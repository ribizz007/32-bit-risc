==> flow/design.v <==
`timescale 1ns / 1ps
module ProgramCounter(
    input clk,
    input reset,
    input zero,
    input branch,
    input jump,
    input [25:0] jumpAddress,
    input [15:0] branchOffset,
    input [31:0] regAddress,
    output reg [31:0] pc 
);
    wire [31:0] pcPlus4;
    reg [1:0] pcControl;
    initial
    begin
        pc <= 32'h00000000;
    end
    assign pcPlus4 = pc + 1;
    always @(posedge clk)
    begin
        if(reset == 1)
            pc <= 32'h00000000;
        else
        begin
        pcControl = ( branch & zero == 1)? 2'b10: 2'b00;
        pcControl = (jump)?2'b11:pcControl;
            case(pcControl)
                2'b00: pc <= pcPlus4;                                                        
                2'b11: pc <= {pcPlus4[31:26],jumpAddress};                                   
                2'b01: pc <= regAddress;                                                     
                2'b10: pc <= pcPlus4 + {{14{branchOffset[15]}},branchOffset[15:0]};    
                default: pc<= pcPlus4;
            endcase
        end
    end
endmodule
## Tool chain data of ProgramCounter

What the tools print for ProgramCounter, step after step.
Line numbers count from 1 in the design file above.
Operators: Yosys type, input widths -> output width; for muxes data width and select width s.
A cell with -- has no value.

- Design top: ProgramCounter
- Clock input: clk
- Cell library: sky130hd
- Corner: tt_025C_1v80

## Elaborated design

Source: Yosys, flattened and elaborated, memories not mapped. Widths are those after wreduce; folded enables and synchronous resets count as part of the registers. Registers that Yosys merges into a memory's read port (data or address) are not register bits. Print and check cells do not count. Equal cells are merged and count once.

- Register bits after elaboration: 32
- Input port bits: 79

- $add $sub $neg: 2
- Eq/ne operators: 3
- Multiplexer cells: 3
- Bitwise gates (word level): 1
- Reduce/logical cells: 1

Operators with widths:

| cell | count |
|---|---|
| $pmux 32 s4 | 1 |
| $add 32x1->32 const B | 1 |
| $add 32x30->32 | 1 |
| $eq 2x2->1 const B | 2 |
| $mux 2 | 2 |
| $eq 2x1->1 const B | 1 |
| $logic_not 2->1 | 1 |
| $and 1x1->1 | 1 |

## Depth

Yosys ltp: most cells in a row. Word level: on the elaborated netlist, between registers, memories and ports. Mapped: between sequential cells and ports; inverters and the memories' decode and read muxes count.

- Depth in word-level cells: 5
- ABC_AREA: 0
- Depth in mapped cells: 15
- Depth with buffers taken out: 14

## After synthesis

The flow's flattened synthesis, as Yosys stat reports it; memories are mapped. The netlist is that of the ABC_AREA named above (0 if unset); the other value can give another one.
Totals and module areas in this step are rounded.

- Cells in the netlist: 496
- Chip area (Yosys): 3770 um^2
- Sequential part of the area: 641 um^2
- Mapped flip-flops: 32
- Buffer cells: 16

Cells by type:

| type | count |
|---|---|
| sky130_fd_sc_hd__dfxtp_1 | 32 |
| sky130_fd_sc_hd__ha_1 | 37 |
| sky130_fd_sc_hd__xnor2_1 | 31 |
| sky130_fd_sc_hd__a21oi_1 | 52 |
| sky130_fd_sc_hd__nand2_1 | 51 |
| sky130_fd_sc_hd__nor2_1 | 46 |
| sky130_fd_sc_hd__xor2_1 | 17 |
| sky130_fd_sc_hd__nand3_1 | 17 |
| sky130_fd_sc_hd__o21ai_0 | 17 |
| sky130_fd_sc_hd__nor3_1 | 16 |
| sky130_fd_sc_hd__o211a_1 | 8 |
| sky130_fd_sc_hd__a21o_1 | 10 |
| sky130_fd_sc_hd__nand4_1 | 12 |
| sky130_fd_sc_hd__o221ai_1 | 8 |
| sky130_fd_sc_hd__a211oi_1 | 9 |
| sky130_fd_sc_hd__clkbuf_1 | 12 |
| sky130_fd_sc_hd__o211ai_1 | 6 |
| sky130_fd_sc_hd__and3_1 | 7 |

Other cell types: 52; their cells: 108.

## Path before layout

OpenSTA on the mapped netlist: ideal clock, no wires. The path of least setup slack (recovery checks aside). Input and output delay are each 20% of the period. Register names are those of the netlist, which keeps one name where synthesis merged equal registers.

- Path kind: register to register
- Start: register pc[0]
- End: register pc[25]
- Period: 3.61 ns
- Launch time at the first pin: 0.000 ns
- Arrival time: 3.063 ns
- Data required time: 3.476 ns
- Slack: 0.413 ns
- Path delay: 3.197 ns
- Driving pins on the path: 14
- Path buffers: 0
- Synthesis period reached: 3.197 ns

"path delay" = arrival - input delay + setup time.
"driving pins on the path" counts driving pins, that of a launching flip-flop among them; a cell with two outputs on the path counts twice.
"synthesis period reached" is the clock period less the worst setup slack; recovery checks do not enter. This is arithmetic on one report: input and output delays are still those of the set period (20% each).
Between the ends stands the longest chain of elaborated cells between them, by number of cells; it is not shown to be the way that was timed. Of several equally long chains one is given.
Each line given opens the expression or statement behind the cell; cells for indexed reads and writes are added by Yosys, which also makes memories of some case tables.
At most two assigning lines are given for a register; there are more.

- Path through: sky130_fd_sc_hd__dfxtp_1 sky130_fd_sc_hd__ha_1 sky130_fd_sc_hd__and2_1 sky130_fd_sc_hd__and2_0 sky130_fd_sc_hd__and3_1 sky130_fd_sc_hd__xor2_1 sky130_fd_sc_hd__ha_1 sky130_fd_sc_hd__a21o_1 sky130_fd_sc_hd__o21ba_2 sky130_fd_sc_hd__o21ai_0 sky130_fd_sc_hd__nor4_1 sky130_fd_sc_hd__a2111oi_1 sky130_fd_sc_hd__mux2i_1 sky130_fd_sc_hd__o211ai_1
- Cells in the longest elaborated chain: 3

RTL lines, path after synthesis:

| what | line | RTL |
|---|---|---|
| start: declaration | 11 | `output reg [31:0] pc` |
| start: assignment | 29 | `2'b00: pc <= pcPlus4;` |
| start: assignment | 30 | `2'b11: pc <= {pcPlus4[31:26],jumpAddress};` |
| $add 32x1->32 | 19 | `assign pcPlus4 = pc + 1;` |
| $add 32x30->32 | 32 | `2'b10: pc <= pcPlus4 + {{14{branchOffset[15]}},branchOffset[15:0]};` |
| $pmux 32 s4 | 28 | `case(pcControl)` |
| end: assignment | 29 |  |
| end: assignment | 30 |  |
| end: declaration | 11 |  |

Design ProgramCounter on sky130hd. What follows are 2 stored runs of the flow, each under its own settings; their order means nothing. The constraints put input and output delay at 20% of the set period each and load the outputs with 0.01 pF.

### Job 1

==> flow/run.sh <==
#!/bin/bash
# the make line also repeats the synthesis and layout settings of config.mk as NAME=value (left out here)
make -C /OpenROAD-flow-scripts/flow DESIGN_CONFIG=/design/flow/config.mk WORK_HOME=/design/flow/orfs CLKGATE_MAP_FILE= finish
==> flow/config.mk <==
export PLATFORM = sky130hd
export DESIGN_NAME = ProgramCounter
export DESIGN_NICKNAME = ProgramCounter
export VERILOG_FILES = /design/flow/design.v
export SDC_FILE = /design/flow/constraint.sdc
export NUM_CORES = 4
export LEC_CHECK = 0
export CAP_MARGIN = 20
export CORE_MARGIN = 2
export CORE_UTILIZATION = 47
export GPL_ROUTABILITY_DRIVEN = 0
export MAX_ROUTING_LAYER = met5
export PLACE_DENSITY = 0.78
export SETUP_SLACK_MARGIN = 0.34
export SLEW_MARGIN = 20
==> flow/constraint.sdc <==
create_clock -name core_clock -period 2.62 [get_ports {clk}]
set_input_delay 0.5240 -clock core_clock [delete_from_list [all_inputs] [get_ports {clk}]]
set_output_delay 0.5240 -clock core_clock [all_outputs]
set_load 0.01 [all_outputs]

Outcome of job 1: did not finish, routing stopped with DPL-0038

### Job 2

==> flow/run.sh <==
#!/bin/bash
# the make line also repeats the synthesis and layout settings of config.mk as NAME=value (left out here)
make -C /OpenROAD-flow-scripts/flow DESIGN_CONFIG=/design/flow/config.mk WORK_HOME=/design/flow/orfs CLKGATE_MAP_FILE= finish
==> flow/config.mk <==
export PLATFORM = sky130hd
export DESIGN_NAME = ProgramCounter
export DESIGN_NICKNAME = ProgramCounter
export VERILOG_FILES = /design/flow/design.v
export SDC_FILE = /design/flow/constraint.sdc
export NUM_CORES = 4
export LEC_CHECK = 0
export ABC_AREA = 0
export CAP_MARGIN = 20
export CELL_PAD_IN_SITES_DETAIL_PLACEMENT = 2
export CORE_ASPECT_RATIO = 0.99
export CORE_MARGIN = 2
export CORE_UTILIZATION = 25
export CTS_CLUSTER_SIZE = 39
export GPL_ROUTABILITY_DRIVEN = 0
export MIN_ROUTING_LAYER = met1
export PLACE_DENSITY_LB_ADDON = 0.26
export SLEW_MARGIN = 20
==> flow/constraint.sdc <==
create_clock -name core_clock -period 2.72 [get_ports {clk}]
set_input_delay 0.5440 -clock core_clock [delete_from_list [all_inputs] [get_ports {clk}]]
set_output_delay 0.5440 -clock core_clock [all_outputs]
set_load 0.01 [all_outputs]

Outcome of job 2: did not finish, routing stopped with DPL-0033
